==> flow/design.v <==
module dsp_27x27u #(
    parameter FAMILY = "@FAMILY@",
    parameter LATENCY = 2,
    parameter AX_WIDTH = 27,
    parameter AY_WIDTH = 27,
    parameter RESULT_A_WIDTH = 54
) (
    input   clock,
    input   resetn,
    input   ivalid,
    input   iready,
    output  ovalid,
    output  oready,
    input [AX_WIDTH-1:0] ax,
    input [AY_WIDTH-1:0] ay,
    output [RESULT_A_WIDTH-1:0] resulta
);
initial begin
    if ((FAMILY == "Agilex") && ((LATENCY < 2) || (LATENCY > 4)))
        $fatal("(LATENCY < %d) || (LATENCY > %d): %d", 2, 4, LATENCY);
    if ((FAMILY == "Stratix 10") && ((LATENCY < 2) || (LATENCY > 4)))
        $fatal("(LATENCY < %d) || (LATENCY > %d): %d", 2, 4, LATENCY);
    if ((FAMILY == "Arria 10") && ((LATENCY < 2) || (LATENCY > 3)))
        $fatal("(LATENCY < %d) || (LATENCY > %d): %d", 2, 3, LATENCY);
end
generate
if (FAMILY == "Agilex") begin
    (* altera_attribute = "-name DSP_REGISTER_PACKING Disable" *)
    tennm_mac  #(
        .ax_width (AX_WIDTH),
        .ay_scan_in_width (AY_WIDTH),
        .operation_mode ("m27x27"),
        .ax_clken ("0"),
        .ay_scan_in_clken ("0"),
        .input_pipeline_clken ((LATENCY == 4) ? "0" : "no_reg"),
        .second_pipeline_clken ((LATENCY >= 3) ? "0" : "no_reg"),
        .output_clken ("0"),
        .scan_out_width (AY_WIDTH),
        .result_a_width (RESULT_A_WIDTH)
    ) dsp (
        .clr (2'b0),
        .ax (ax),
        .ay (ay),
        .clk (clock),
        .ena (3'b111),
        .resulta (resulta)
    );
end else if (FAMILY == "Stratix 10") begin
    (* altera_attribute = "-name DSP_REGISTER_PACKING Disable" *)
    fourteennm_mac  #(
        .ax_width (AX_WIDTH),
        .ay_scan_in_width (AY_WIDTH),
        .operation_mode ("m27x27"),
        .ax_clock ("0"),
        .ay_scan_in_clock ("0"),
        .input_pipeline_clock ((LATENCY >= 3) ? "0" : "none"),
        .second_pipeline_clock ((LATENCY == 4) ? "0" : "none"),
        .output_clock ("0"),
        .scan_out_width (AY_WIDTH),
        .result_a_width (RESULT_A_WIDTH)
    ) dsp (
        .clr (2'b0),
        .ax (ax),
        .ay (ay),
        .clk ({clock, clock, clock}),
        .ena (3'b111),
        .resulta (resulta)
    );
end else if (FAMILY == "Arria 10") begin
    (* altera_attribute = "-name DSP_REGISTER_PACKING Disable" *)
    twentynm_mac  #(
        .ax_width (AX_WIDTH),
        .ay_scan_in_width (AY_WIDTH),
        .operation_mode ("m27x27"),
        .ax_clock ("0"),
        .ay_scan_in_clock ("0"),
        .input_pipeline_clock ((LATENCY == 3) ? "0" : "none"),
        .output_clock ("0"),
        .scan_out_width (AY_WIDTH),
        .result_a_width (RESULT_A_WIDTH)
    ) dsp (
        .aclr (2'b0),
        .ax (ax),
        .ay (ay),
        .clk ({clock, clock, clock}),
        .ena (3'b111),
        .resulta (resulta)
    );
end else begin
    reg [RESULT_A_WIDTH-1:0] resulta_r[0:LATENCY-1];
    integer i;
    always @(posedge clock) begin
        resulta_r[0] <= ax * ay;
        for (i = 1; i < LATENCY; i=i+1) begin
            resulta_r[i] <= resulta_r[i-1];
        end
    end
    assign resulta = resulta_r[LATENCY-1];
end
    assign  ovalid = 1'b1;
    assign  oready = 1'b1;
endgenerate
endmodule
======== Step by step through the tools: dsp_27x27u ========
What the tools print for dsp_27x27u, step after step.
Lines are those of the file above, counted from 1.
Operators carry their Yosys type and port widths (W data, S select, Z words).
Cell names lack the library's common part.
Not given: n/a
set-up
  design top .............................. dsp_27x27u
  clock input ............................. clock
  cell library ............................ sky130hd
  library corner .......................... tt_025C_1v80

======== Word level ========
Yosys after proc, flatten, opt, wreduce and memory -nomap, before mapping. Enables and synchronous resets that opt folds into registers are not counted as muxes. Print and check cells are not counted. Equal cells are merged and count once.
cells by class
  multipliers ............................. 1
operators with widths
  kind              count
  $mul A27 B27 Y54  1
storage and ports
  flip-flop bits (word level) ............. 108
  bits of input ports ..................... 58
  output and inout port bits .............. 56
  elaborated cells ........................ 3

======== Longest topological paths ========
Yosys ltp: most cells in a row. Word level: on the elaborated netlist, between registers, memories and ports. Mapped: between sequential cells and ports; inverters and the memories' decode and read muxes count.
depth
  depth in word-level cells ............... 1
  ABC_AREA ................................ 1
  depth in mapped cells ................... 30
  mapped depth without buffers ............ 28

======== After synthesis ========
The flow's flattened synthesis, as Yosys stat reports it; memories are mapped. The netlist is that of the ABC_AREA named above (0 if unset); the other value can give another one.
The area totals of this step are shown rounded.
mapped netlist
  cells in the netlist .................... 3698
  synthesis area .......................... 0.028 mm2
  sequential part of the area ............. 0.00216 mm2
  flip-flops .............................. 108
  buffer cells ............................ 164
cells by type
  cell type  count  area in all (um2)
  fa_1       624    1.25E+04
  inv_1      1206   4.53E+03
  nand2_1    1134   4.26E+03
  ha_1       193    2.41E+03
  dfxtp_1    108    2.16E+03
  clkbuf_1   159    596.822
  nor2_1     62     232.723
  xor2_1     25     218.96
  nand3_1    39     195.187
  nand2_2    28     175.168
  nor2_2     25     156.4
  a21oi_1    30     150.144
  nor2_4     10     112.608
  nand4_1    10     62.56
  nand3_2    5      50.048
  inv_2      12     45.043
  o21bai_1   5      37.536
  nor3_2     2      20.019
Not listed: further types 13, cells in them 21.

======== Path before layout ========
Path of least setup slack by OpenSTA after synthesis, without wires, with an ideal clock, recovery checks aside; 20% of the period is set as input and as output delay. Where synthesis merged equal registers, the netlist keeps one of their names.
timing path post-synthesis
  kind .................................... input to register
  start ................................... input port ay[3]
  end ..................................... register genblk1.genblk1.genblk1.resulta_r[0][35]
  period .................................. 8.82 ns
  external input delay .................... 1.764 ns
  setup time .............................. 0.117 ns
  time at the first pin ................... 1.764 ns
  data arrival time ....................... 7.220 ns
  required time ........................... 8.703 ns
  setup slack ............................. 1.483 ns
  path delay .............................. 5.573 ns
  driving pins on the path ................ 25
  path buffers ............................ 2
  synthesis period reached ................ 7.337 ns
"path delay" is the arrival time less input delay plus setup time.
"driving pins on the path": output pins that drive a net of the path, with the launching flip-flop's if there is one; two outputs of one cell count as two.
"synthesis period reached" = period - worst setup slack (recovery checks aside). The figure is calculated, with input and output delays left at 20% of the set period.
The rows between start and end are the longest chain of elaborated cells between them; the timing report does not say that the signal goes this way. Where chains are equally long, one stands for them.
A line is the first line of the expression or statement that the cell stems from. Yosys adds cells for indexed reads and writes and turns some case tables into memories.
on the way, post-synthesis
  cells stage by stage .................... clkbuf_1 clkbuf_1 nand2_1 fa_1 inv_1 fa_1 inv_1 fa_1 fa_1 fa_1 inv_1 fa_1 inv_1 fa_1 inv_1 ha_1 nand2_2 nor2_1 nand2_1 inv_1 nand2_1 a21oi_1 nor2_1 nand2_1 nand2_1
  cells in the longest elaborated chain ... 1
  elaborated cells between the ends (all ways) .. 1
  source lines of those cells ............. 1
  those cells by class .................... mul (1)
RTL lines, path post-synthesis
  item              line  source
  start, declared   15    input [AY_WIDTH-1:0] ay,
  $mul A27 B27 Y54  93    resulta_r[0] <= ax * ay;
  end, assigned     93
  end, declared     90    reg [RESULT_A_WIDTH-1:0] resulta_r[0:LATENCY-1];

======== Worst path after layout ========
Path of least setup slack in the final report of run 2 (OpenROAD, finished layout, wires in). Where an end is a register, its clock arrival counts in the times.
timing path after layout
  kind .................................... input to register
  start ................................... input port ay[3]
  end ..................................... register genblk1.genblk1.genblk1.resulta_r[0][25]
  period .................................. 11.8 ns
  external input delay .................... 2.36 ns
  setup time .............................. 0.10 ns
  time at the first pin ................... 2.36 ns
  data arrival time ....................... 9.49 ns
  required time ........................... 12.06 ns
  setup slack ............................. 2.57 ns
  driving pins on the path ................ 22
  path buffers ............................ 2
The rows between start and end are the longest chain of elaborated cells between them; the timing report does not say that the signal goes this way. Where chains are equally long, one stands for them.
on the way, after layout
  cells stage by stage .................... clkdlybuf4s50_1 buf_4 nand2_1 fa_1 inv_1 fa_1 inv_1 fa_1 fa_1 inv_1 fa_1 fa_1 inv_1 fa_1 inv_1 ha_1 nand2_1 nor2_1 and2_4 nand3b_1 nand3_1 xor2_1
  cells in the longest elaborated chain ... 1
  elaborated cells between the ends (all ways) .. 1
  source lines of those cells ............. 1
  those cells by class .................... mul (1)
RTL lines, path after layout
  item              line  source
  start, declared   15    input [AY_WIDTH-1:0] ay,
  $mul A27 B27 Y54  93    resulta_r[0] <= ax * ay;
  end, assigned     93
  end, declared     90    reg [RESULT_A_WIDTH-1:0] resulta_r[0:LATENCY-1];

Memo
Re: implementation data of dsp_27x27u

Record of 2 stored runs of the RTL-to-layout flow on dsp_27x27u, platform sky130hd. The runs are unordered. Constraints: input delay and output delay 20% of the set period each, output load 0.01 pF.
"period achieved" means the clock period less the worst setup slack. The figure is calculated, with input and output delays left at 20% of the set period.
"critical setup path time" is the time allowed to the run's worst setup path (the clock period less input and output delay, where it has them) less its slack. Clock arrival times count: a late capture clock shortens it, a late launch clock lengthens it.
Measured values are rounded.

---- run 1 ----
settings
  period_ns = 15.3
  CORE_UTILIZATION = 62
  SETUP_SLACK_MARGIN = -0.41
  PLACE_DENSITY_LB_ADDON = 0.28
  CORE_ASPECT_RATIO = 1.6
  CORE_MARGIN = 4
  CELL_PAD_IN_SITES_DETAIL_PLACEMENT = 1
  GPL_TIMING_DRIVEN = 0
  CTS_CLUSTER_SIZE = 18
  CAP_MARGIN = 15
  MIN_ROUTING_LAYER = met2
  SLEW_MARGIN = 20
results
  not finished: routing ended with error GRT-0116

---- run 2 ----
settings
  period_ns = 11.8
  CORE_UTILIZATION = 34
  PLACE_DENSITY_LB_ADDON = 0.14
  CORE_MARGIN = 5
  CELL_PAD_IN_SITES_DETAIL_PLACEMENT = 2
  ABC_AREA = 1
  GPL_TIMING_DRIVEN = 1
  CTS_CLUSTER_DIAMETER = 299
  SLEW_MARGIN = 15
  MAX_ROUTING_LAYER = met4
  CAP_MARGIN = 20
results
  area of the synthesized netlist ......... 0.028 mm2
  die outline area ........................ 0.0883 mm2
  standard-cell area after layout ......... 0.0304 mm2
  smallest setup slack .................... 2.57 ns
  post-route worst hold slack ............. 0.326 ns
  period achieved ......................... 9.228 ns
  critical setup path time ................ 6.87 ns
  worst path kind ......................... input to register
